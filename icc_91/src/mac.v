==> flow/design.v <==
module mac (instruction, multiplier, multiplicand, stall, clk, reset_n, result, protect);
input signed [15:0] multiplier;
input signed [15:0] multiplicand; 
input  clk;
input  reset_n;
input  stall;
input  [2:0] instruction;
output [31:0] result;
output [7:0] protect;
reg signed [31:0] mul_stage2;
reg signed [15:0] mul8_temp1,mul8_temp2;
reg [2:0] instr_stage2;
reg signed [31:0] result_stage2;
reg signed [7:0] protect_stage2;
reg signed [15:0] mulp_t,mulc_t;
reg [2:0] instr;
always @(posedge clk, negedge reset_n) begin
   if(~reset_n) begin
      mulp_t <= 16'd0;
      mulc_t <= 16'd0;
      instr <= 3'd0;
   end
   else if(!stall) begin
      mulp_t <= multiplier;
      mulc_t <= multiplicand;
      instr <= instruction;
   end
end
always @(posedge clk, negedge reset_n) begin
    if(~reset_n) begin
      mul_stage2 <= 32'd0;
      mul8_temp1 <= 20'd0;
      mul8_temp2 <= 20'd0;
    end
    else if((instr==3'b001 || instr==3'b010) && !stall ) mul_stage2 <= mulc_t * mulp_t;
    else if((instr==3'b101 || instr==3'b110) && !stall) begin
      mul8_temp1 <= $signed(mulc_t[7:0]) * $signed(mulp_t[7:0]);
      mul8_temp2 <= $signed(mulc_t[15:8]) * $signed(mulp_t[15:8]);
    end 
end
always @(posedge clk,negedge reset_n)  
begin
  if(~reset_n)instr_stage2 <= 3'd0;
  else if(~stall) instr_stage2 <= instr;
end
assign result = result_stage2;
assign protect = protect_stage2;
always @(posedge clk,negedge reset_n) begin
   if(~reset_n) {protect_stage2,result_stage2}<=40'd0;
   else if (!stall) begin
        case(instr_stage2)
                3'b000:{protect_stage2,result_stage2}<=40'd0;
                3'b001:{protect_stage2,result_stage2}<=mul_stage2;
                3'b010:{protect_stage2,result_stage2}<=$signed({protect_stage2,result_stage2})+mul_stage2;
                3'b011:begin
                  if($signed({protect_stage2,result_stage2}) > $signed(40'h007fffffff)) {result_stage2}<=32'h7fffffff;
                  else if($signed({protect_stage2,result_stage2}) < $signed(40'hff80000000)) {result_stage2}<=32'h80000000;
                end
                3'b100:{protect_stage2,result_stage2}<=40'd0;
                3'b101:begin
                {protect_stage2[3:0],result_stage2[15:0]} <= mul8_temp1;
                {protect_stage2[7:4],result_stage2[31:16]} <= mul8_temp2;
                end
                3'b110: begin
                {protect_stage2[3:0],result_stage2[15:0]} <= $signed({protect_stage2[3:0],result_stage2[15:0]})+ mul8_temp1;
                {protect_stage2[7:4],result_stage2[31:16]} <= $signed ({protect_stage2[7:4],result_stage2[31:16]}) + mul8_temp2;
                end
                3'b111: begin
                  if($signed({protect_stage2[3:0],result_stage2[15:0]}) > $signed(20'h07fff)) {result_stage2[15:0]}<=16'h7fff;
                  else if($signed({protect_stage2[3:0],result_stage2[15:0]}) < $signed(20'hf8000)) {result_stage2[15:0]}<=16'h8000;
                  if($signed({protect_stage2[7:4],result_stage2[31:16]}) > $signed(20'h07fff)) {result_stage2[31:16]}<=16'h7fff;
                  else if($signed({protect_stage2[7:4],result_stage2[31:16]}) < $signed(20'hf8000)) {result_stage2[31:16]}<=16'h8000;
                end
        endcase
   end
end
endmodule
# --- Reports on mac ---
# Tool output for the design above, in the order of the flow.
# Line numbers count from 1 in the design file above.
design:
  top: "mac"
  clock: "clk"
  lib: "sky130hd"
  lib_corner: "tt_025C_1v80"

# --- After elaboration ---
# Counts by Yosys on the flattened word-level netlist (proc, flatten, opt, wreduce; memories kept). Register bits leave out memories and registers merged into their read ports (data or address). Print and check cells are left out. Cells with the same type and inputs are merged into one.
classes:
  reduce_and_logical: 13
  n_eq: 14
  n_mux: 12
  bitwise: 2
  n_cmp: 6
  addsub: 3
  mul: 3
op_table:
  columns: ["op", "n"]
  rows:
  - ["multiplier 16 x 16 -> 32 bit", 1]
  - ["multiplier 8 x 8 -> 16 bit", 2]
  - ["case mux 16 bit (select 7 bit)", 2]
  - ["two-way mux 16 bit", 8]
  - ["adder 20 x 16 -> 20 bit", 2]
  - ["greater-than comparator 20 x 16 -> 1 bit (second input constant)", 2]
  - ["< comparator 20 x 16 -> 1 bit (second input constant)", 2]
  - ["adder 40 x 32 -> 40 bit", 1]
  - ["greater-than comparator 40 x 32 -> 1 bit (second input constant)", 1]
  - ["< comparator 40 x 32 -> 1 bit (second input constant)", 1]
  - ["case mux 4 bit (select 5 bit)", 2]
  - ["== test 3 bit (second input constant)", 6]
  - ["== test 3 x 2 -> 1 bit (second input constant)", 3]
  - ["!= test 3 bit (second input constant)", 3]
  - ["AND reduction 4 bit", 2]
  - ["nonzero test 7 bit", 1]
  - ["== test 3 x 1 -> 1 bit (second input constant)", 2]
  - ["nonzero test 5 bit", 1]
  - ["AND reduction 2 bit", 2]
  - ["logical NOT 3 bit", 1]
  - ["logical AND 1 bit", 2]
  - ["logical OR 1 bit", 2]
  - ["NOT 1 bit", 2]
  - ["OR reduction 2 bit", 1]
  - ["logical NOT 1 bit", 1]
word_totals:
  word_cells: 63
  input_bits: 38
  ff_bits: 142
  output_inout_bits: 40

# --- Longest topological paths ---
# Longest topological path by Yosys (ltp), each cell counted once; first at word level (registers and memories cut), then after technology mapping (sequential cells cut; the memories' decode and read muxes count).
logic_depth:
  word_depth: 5
  ABC_AREA: 0
  depth_mapped: 26
  mapped_depth_nobuf: 25

# --- Netlist ---
# Yosys stat after the flow's synthesis: flattened, memories mapped to cells. It holds for the ABC_AREA given above (unset counts as 0); a run with the other value may have another netlist.
# The area totals of this step are shown rounded.
by_type:
  columns: ["cell", "n", "area_total_um2"]
  rows:
  - ["sky130_fd_sc_hd__fa_1", 353, 7.07E+03]
  - ["sky130_fd_sc_hd__dfrtp_1", 142, 3.55E+03]
  - ["sky130_fd_sc_hd__ha_1", 215, 2690.08]
  - ["sky130_fd_sc_hd__inv_1", 515, 1.93E+03]
  - ["sky130_fd_sc_hd__and2_1", 149, 932.144]
  - ["sky130_fd_sc_hd__nand2_1", 246, 923.386]
  - ["sky130_fd_sc_hd__o21ai_0", 167, 835.802]
  - ["sky130_fd_sc_hd__xnor2_1", 69, 604.33]
  - ["sky130_fd_sc_hd__mux2_2", 53, 596.822]
  - ["sky130_fd_sc_hd__a21oi_1", 108, 540.518]
  - ["sky130_fd_sc_hd__xor2_1", 57, 499.229]
  - ["sky130_fd_sc_hd__a21o_1", 51, 382.867]
  - ["sky130_fd_sc_hd__nor2_1", 101, 379.114]
  - ["sky130_fd_sc_hd__clkbuf_1", 82, 307.795]
  - ["sky130_fd_sc_hd__a221oi_1", 26, 227.718]
  - ["sky130_fd_sc_hd__nand2b_1", 22, 137.632]
  - ["sky130_fd_sc_hd__nor2b_1", 22, 137.632]
  - ["sky130_fd_sc_hd__nand3_1", 21, 105.101]
# Not listed: further types 56, cells in them 220.
synth_totals:
  buffers: 87
  cell_count: 2619
  mapped_area_um2: 23500
  ff_cells: 142
  seq_area_um2: 3550

# --- Timing after synthesis ---
# Source: OpenSTA report_checks on the synthesized netlist (no wires, ideal clock, input and output delay 20% of the period each), path of least setup slack; recovery checks are left aside. Register names are those of the netlist, which keeps one name where synthesis merged equal registers.
synth_timing:
  kind: "register to register"
  from: "reg mulp_t[15]"
  to: "reg mul_stage2[29]"
  launch_ns: 0.000
  n_path_buf: 1
  period_ns: 7.04
  path_slack_ns: 0.500
  required_ns: 6.906
  t_arrival_ns: 6.406
  path_delay_ns: 6.540
  setup_ns: 0.134
  stages: 24
  synth_period_reached_ns: 6.54
# "path_delay_ns" = arrival - input delay + setup time.
# "stages": output pins that drive a net of the path, with the launching flip-flop's if there is one; two outputs of one cell count as two.
# "synth_period_reached_ns" = period - worst setup slack (recovery checks aside). The figure is calculated, with input and output delays left at 20% of the set period.
# Between the ends stands the longest chain of elaborated cells between them, by number of cells; it is not shown to be the way that was timed. Of several equally long chains one is given.
# A line is the first line of the expression or statement that the cell stems from. Yosys adds cells for indexed reads and writes and turns some case tables into memories.
synth_between:
  path_cell_list: "sky130_fd_sc_hd__dfrtp_1 > sky130_fd_sc_hd__inv_1 > sky130_fd_sc_hd__clkbuf_1 > sky130_fd_sc_hd__nor2_1 > sky130_fd_sc_hd__fa_1 > sky130_fd_sc_hd__fa_1 > sky130_fd_sc_hd__fa_1 > sky130_fd_sc_hd__fa_1 > sky130_fd_sc_hd__fa_1 > sky130_fd_sc_hd__inv_1 > sky130_fd_sc_hd__fa_1 > sky130_fd_sc_hd__inv_1 > sky130_fd_sc_hd__ha_1 > sky130_fd_sc_hd__a21o_1 > sky130_fd_sc_hd__a21o_1 > sky130_fd_sc_hd__a21o_1 > sky130_fd_sc_hd__a21o_1 > sky130_fd_sc_hd__a21o_1 > sky130_fd_sc_hd__o211ai_1 > sky130_fd_sc_hd__a21oi_1 > sky130_fd_sc_hd__or3_1 > sky130_fd_sc_hd__o21ai_0 > sky130_fd_sc_hd__xor2_1 > sky130_fd_sc_hd__o21ai_0"
  elab_chain_len: 1
  cells_between: 1
  cone_lines: 1
  cone_classes: "mul: 1"
synth_lines:
  columns: ["item", "line_no", "rtl"]
  rows:
  - ["from (decl)", 15, "reg signed [15:0] mulp_t,mulc_t;"]
  - ["from (assign)", 19, "mulp_t <= 16'd0;"]
  - ["from (assign)", 24, "mulp_t <= multiplier;"]
  - ["multiplier 16 x 16 -> 32 bit", 35, "else if((instr==3'b001 || instr==3'b010) && !stall ) mul_stage2 <= mulc_t * mulp_t;"]
  - ["to (assign)", 31, "mul_stage2 <= 32'd0;"]
  - ["to (assign)", 35, null]
  - ["to (decl)", 10, "reg signed [31:0] mul_stage2;"]

# --- Worst path after layout ---
# From the final timing report of run 1: the path of least setup slack in the routed layout; clock arrival at registers is part of the times.
layout_timing:
  kind: "register to register"
  from: "reg mulc_t[4]"
  to: "reg mul_stage2[29]"
  required_ns: 5.53
  stages: 27
  t_arrival_ns: 7.73
  launch_ns: 0.53
  setup_ns: 0.15
  n_path_buf: 4
  period_ns: 5.16
  path_slack_ns: -2.20
# Between the ends stands the longest chain of elaborated cells between them, by number of cells; it is not shown to be the way that was timed. Of several equally long chains one is given.
layout_between:
  path_cell_list: "sky130_fd_sc_hd__dfrtp_2 > sky130_fd_sc_hd__clkbuf_16 > sky130_fd_sc_hd__buf_8 > sky130_fd_sc_hd__buf_4 > sky130_fd_sc_hd__nand2_1 > sky130_fd_sc_hd__fa_1 > sky130_fd_sc_hd__inv_1 > sky130_fd_sc_hd__ha_2 > sky130_fd_sc_hd__ha_1 > sky130_fd_sc_hd__inv_1 > sky130_fd_sc_hd__fa_1 > sky130_fd_sc_hd__inv_2 > sky130_fd_sc_hd__fa_1 > sky130_fd_sc_hd__inv_2 > sky130_fd_sc_hd__fa_1 > sky130_fd_sc_hd__inv_1 > sky130_fd_sc_hd__ha_4 > sky130_fd_sc_hd__a2111oi_4 > sky130_fd_sc_hd__nor2b_4 > sky130_fd_sc_hd__a21oi_4 > sky130_fd_sc_hd__o211ai_1 > sky130_fd_sc_hd__buf_4 > sky130_fd_sc_hd__a21oi_4 > sky130_fd_sc_hd__or3_4 > sky130_fd_sc_hd__o21ai_4 > sky130_fd_sc_hd__xor2_2 > sky130_fd_sc_hd__o21ai_2"
  elab_chain_len: 1
  cells_between: 1
  cone_lines: 1
  cone_classes: "mul: 1"
layout_lines:
  columns: ["item", "line_no", "rtl"]
  rows:
  - ["from (decl)", 15, "reg signed [15:0] mulp_t,mulc_t;"]
  - ["from (assign)", 20, "mulc_t <= 16'd0;"]
  - ["from (assign)", 25, "mulc_t <= multiplicand;"]
  - ["multiplier 16 x 16 -> 32 bit", 35, "else if((instr==3'b001 || instr==3'b010) && !stall ) mul_stage2 <= mulc_t * mulp_t;"]
  - ["to (assign)", 31, "mul_stage2 <= 32'd0;"]
  - ["to (assign)", 35, null]
  - ["to (decl)", 10, "reg signed [31:0] mul_stage2;"]

# Measured data: module mac, platform sky130hd, 2 stored runs of the flow under differing settings, order arbitrary. Input and output delays are each 20% of the period that was set; the output load is 0.01 pF.
# "achieved_clock_period_ns" means the clock period less the worst setup slack. The figure is calculated, with input and output delays left at 20% of the set period.
# "timing.worst_path_ns" means the part of the period allowed to the worst setup path (the constraints hold back 20% at inputs and 20% at outputs) less its slack; where the path has registers, the arrival times of their clocks count too.
# Results are given in rounded form.
runs:
  - name: "run 1"
    settings:
      period_ns: 5.16
      CORE_UTILIZATION: 32
      CELL_PAD_IN_SITES_DETAIL_PLACEMENT: 2
      GPL_TIMING_DRIVEN: 0
      CAP_MARGIN: 15
      SLEW_MARGIN: 25
      CORE_MARGIN: 2
    results:
      timing.worst_path_ns: 7.36
      worst_setup_path_type: "register to register"
      synth_chip_area_um2: 23500
      tns_setup_ns: -42.7
      post_route_util_pct: 40.4
      cell_area_final_um2: 29400
      die_um2: 75700
      ws_setup_ns: -2.20
      achieved_clock_period_ns: 7.361
  - name: "run 2"
    settings:
      period_ns: 9.73
      CORE_UTILIZATION: 52
      PLACE_DENSITY_LB_ADDON: 0.25
      CELL_PAD_IN_SITES_DETAIL_PLACEMENT: 2
      TNS_END_PERCENT: 70
      MIN_ROUTING_LAYER: "met2"
      CAP_MARGIN: 20
      CORE_MARGIN: 2
      SLEW_MARGIN: 20
    outcome: "did not finish, placement stopped with DPL-0033"
