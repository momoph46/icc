==> flow/design.v <==
module avg #(parameter n=12)
    (din, reset, clk, ready, dout);
input reset, clk;
input [15:0] din;
output reg ready; 
output reg [15:0] dout;
reg [15:0] arr [0:n-1];
reg [19:0] sum, n_mul12;  
reg [15:0] temp;
reg [3:0] i;
always @(posedge clk, posedge reset) begin
    if(reset)begin
        sum <= 20'd0;
        for (i=0;i<n;i=i+1)
            arr[i]<=16'd0;
    end
    else begin
        arr[0]<=arr[1];
        arr[1]<=arr[2];
        arr[2]<=arr[3];
        arr[3]<=arr[4];
        arr[4]<=arr[5];
        arr[5]<=arr[6];
        arr[6]<=arr[7];
        arr[7]<=arr[8];        
        arr[8]<=arr[9];
        arr[9]<=arr[10];
        arr[10]<=arr[11];
        arr[11]<=din;
        sum <= sum - arr[0]+din;
    end
end
reg [19:0] dis,t_dis; 
always @(*) begin
    temp=16'd0;
    t_dis = 20'hfffff;
    for (i=0;i<n;i=i+1)begin
        n_mul12 = (arr[i]<<3)+(arr[i]<<2);
        if (n_mul12 <= sum) dis = sum - n_mul12;
        else dis = n_mul12 - sum; 
        if (dis < t_dis)begin
            t_dis = dis;
            temp = arr[i];
        end
        else if (dis == t_dis) begin
            if(arr[i] <= temp) temp = arr[i];
        end
        else ;
    end
end
always @(posedge clk, posedge reset) begin
    if(reset) dout <= 16'd0;
    else dout<= temp;
end
reg [3:0] c;
always @(posedge clk, posedge reset) begin
    if(reset) c <= 4'd0;
    else if(c != 4'd12) c<=c+1;
end
always @(negedge clk,posedge reset) begin
    if(reset) ready <= 0;
    else if(c == 4'd12) ready<=1;
end
endmodule
* Reports on avg
What the tools print for avg, step after step.
Lines are those of the file above, counted from 1.
Operators carry their Yosys type and port widths (W data, S select, Z words).
Library cell names are shortened.
Not given: -
- Top module :: avg
- Clock input :: clk
- Standard-cell library :: sky130hd
- Library corner :: tt_025C_1v80

* Word level
Source: Yosys, flattened and elaborated. Widths are those after wreduce; folded enables and synchronous resets count as part of the registers. Registers that Yosys merges into a memory's read port (data or address) are not register bits. Print and check cells do not count. Equal cells are merged and count once.
- Output and inout bits :: 17
- Elaborated cells :: 164
- Bits in registers :: 233
- Muxes and demuxes :: 59
- Add/subtract/negate cells :: 39
- Magnitude comparators :: 36
- Equality and inequality tests :: 14
** Operators with widths (number)
- $mux W16 :: 36
- $sub A20 B20 Y20 :: 24
- $mux W20 :: 23
- $add A19 B18 Y20 :: 12
- $le A20 B20 Y1 :: 12
- $lt A20 B20 Y1 :: 11
- $eq A20 B20 Y1 :: 11
- $le A16 B16 Y1 :: 11
- $add A20 B16 Y20 :: 1
- $sub A20 B16 Y20 :: 1
- $lt A20 B20 Y1 const B :: 1
- $eq A20 B20 Y1 const B :: 1
- $le A16 B1 Y1 const B :: 1
- $add A4 B1 Y4 const B :: 1
- $eq A4 B4 Y1 const B :: 1
- $ne A4 B4 Y1 const B :: 1

* Longest topological paths
Depth = most cells in a row (Yosys ltp): at word level without a register or memory, in the mapped netlist without a sequential cell, where the memories' decode and read muxes count.
- Depth in word-level cells :: 50
- ABC_AREA :: 0
- Gate-level depth with buffers :: 211
- Gate-level depth less buffers :: 199

* After synthesis
Source: synth_stat.txt of the flow (Yosys; design flattened, memories mapped). It holds for the ABC_AREA given above (unset counts as 0); a run with the other value may have another netlist.
** Cell types
- ha_1 :: number 1017, total area 1.27E+04 µm²
- dfrtp_1 :: number 232, total area 5.81E+03 µm²
- a21oi_1 :: number 673, total area 3368.23 µm²
- inv_1 :: number 716, total area 2.69E+03 µm²
- xnor2_1 :: number 289, total area 2.53E+03 µm²
- a21o_1 :: number 314, total area 2.36E+03 µm²
- o21ai_0 :: number 346, total area 1.73E+03 µm²
- o21bai_1 :: number 224, total area 1.68E+03 µm²
- mux2i_1 :: number 140, total area 1.4E+03 µm²
- nand2_1 :: number 337, total area 1.26E+03 µm²
- nor2_1 :: number 323, total area 1.21E+03 µm²
- mux2_2 :: number 106, total area 1.19E+03 µm²
- xor2_1 :: number 112, total area 980.941 µm²
- fa_1 :: number 41, total area 820.787 µm²
- nor2b_1 :: number 118, total area 738.208 µm²
- nand4_1 :: number 116, total area 725.696 µm²
- clkbuf_1 :: number 161, total area 604.33 µm²
- nand2b_1 :: number 89, total area 556.784 µm²
Other cell types: 82; their cells: 762.
- Sequential part of the area :: 5830.6 µm²
- Flip-flop cells :: 233
- Chip area (Yosys) :: 48178.7 µm²
- Buffers :: 196
- Cell count :: 6116

Add stored flow runs of avg

Settings and measured results of 2 stored flow runs for module avg (sky130hd), not sorted in any way. The constraints put input and output delay at 20% of the set period each and load the outputs with 0.01 pF.
By "reached clock period" is meant the clock period of the run minus its worst setup slack. This is arithmetic on one report: input and output delays are still those of the set period (20% each).
"critical path time" is the time allowed to the run's worst setup path (the clock period less input and output delay, where it has them) less its slack. Clock arrival times count: a late capture clock shortens it, a late launch clock lengthens it.
"critical path time" is known to 10 ps.

* Stored run 1
** Files
==> flow/run.sh <==
#!/bin/bash
# the make line also repeats the synthesis and layout settings of config.mk as NAME=value (left out here)
make -C /OpenROAD-flow-scripts/flow DESIGN_CONFIG=/design/flow/config.mk WORK_HOME=/design/flow/orfs CLKGATE_MAP_FILE= finish
==> flow/config.mk <==
export PLATFORM = sky130hd
export DESIGN_NAME = avg
export DESIGN_NICKNAME = avg
export VERILOG_FILES = /design/flow/design.v
export SDC_FILE = /design/flow/constraint.sdc
export NUM_CORES = 4
export LEC_CHECK = 0
export CAP_MARGIN = 20
export CORE_MARGIN = 2
export CORE_UTILIZATION = 40
export SLEW_MARGIN = 20
==> flow/constraint.sdc <==
create_clock -name core_clock -period 55.6 [get_ports {clk}]
set_input_delay 11.1200 -clock core_clock [delete_from_list [all_inputs] [get_ports {clk}]]
set_output_delay 11.1200 -clock core_clock [all_outputs]
set_load 0.01 [all_outputs]
** Results
- Reached clock period :: 41975 ps
- Chip area after synthesis (Yosys) :: 48178.7 µm²
- Critical path time :: 41970 ps
- Critical path kind :: reg-to-reg
- Total negative slack :: 0 ps
- Lowest setup slack :: 13625 ps
- Utilization after routing :: 43.1%
- Die outline area :: 123240.0 µm²
- Final worst hold slack :: 423 ps
- Std-cell area (final layout) :: 51614.5 µm²

* Stored run 2
** Files
==> flow/run.sh <==
#!/bin/bash
# the make line also repeats the synthesis and layout settings of config.mk as NAME=value (left out here)
make -C /OpenROAD-flow-scripts/flow DESIGN_CONFIG=/design/flow/config.mk WORK_HOME=/design/flow/orfs CLKGATE_MAP_FILE= finish
==> flow/config.mk <==
export PLATFORM = sky130hd
export DESIGN_NAME = avg
export DESIGN_NICKNAME = avg
export VERILOG_FILES = /design/flow/design.v
export SDC_FILE = /design/flow/constraint.sdc
export NUM_CORES = 4
export LEC_CHECK = 0
export CAP_MARGIN = 20
export CELL_PAD_IN_SITES_GLOBAL_PLACEMENT = 2
export CORE_MARGIN = 2
export CORE_UTILIZATION = 25
export CTS_CLUSTER_DIAMETER = 67
export GPL_TIMING_DRIVEN = 1
export MAX_ROUTING_LAYER = met4
export SLEW_MARGIN = 0
==> flow/constraint.sdc <==
create_clock -name core_clock -period 21.3 [get_ports {clk}]
set_input_delay 4.2600 -clock core_clock [delete_from_list [all_inputs] [get_ports {clk}]]
set_output_delay 4.2600 -clock core_clock [all_outputs]
set_load 0.01 [all_outputs]
** Results
- Reached clock period :: 30594 ps
- Chip area after synthesis (Yosys) :: 48178.7 µm²
- Critical path time :: 30590 ps
- Critical path kind :: reg-to-reg
- Total negative slack :: -148320 ps
- Lowest setup slack :: -9294 ps
- Utilization after routing :: 35.2%
- Die outline area :: 196240.0 µm²
- Final worst hold slack :: 418 ps
- Std-cell area (final layout) :: 67552.3 µm²
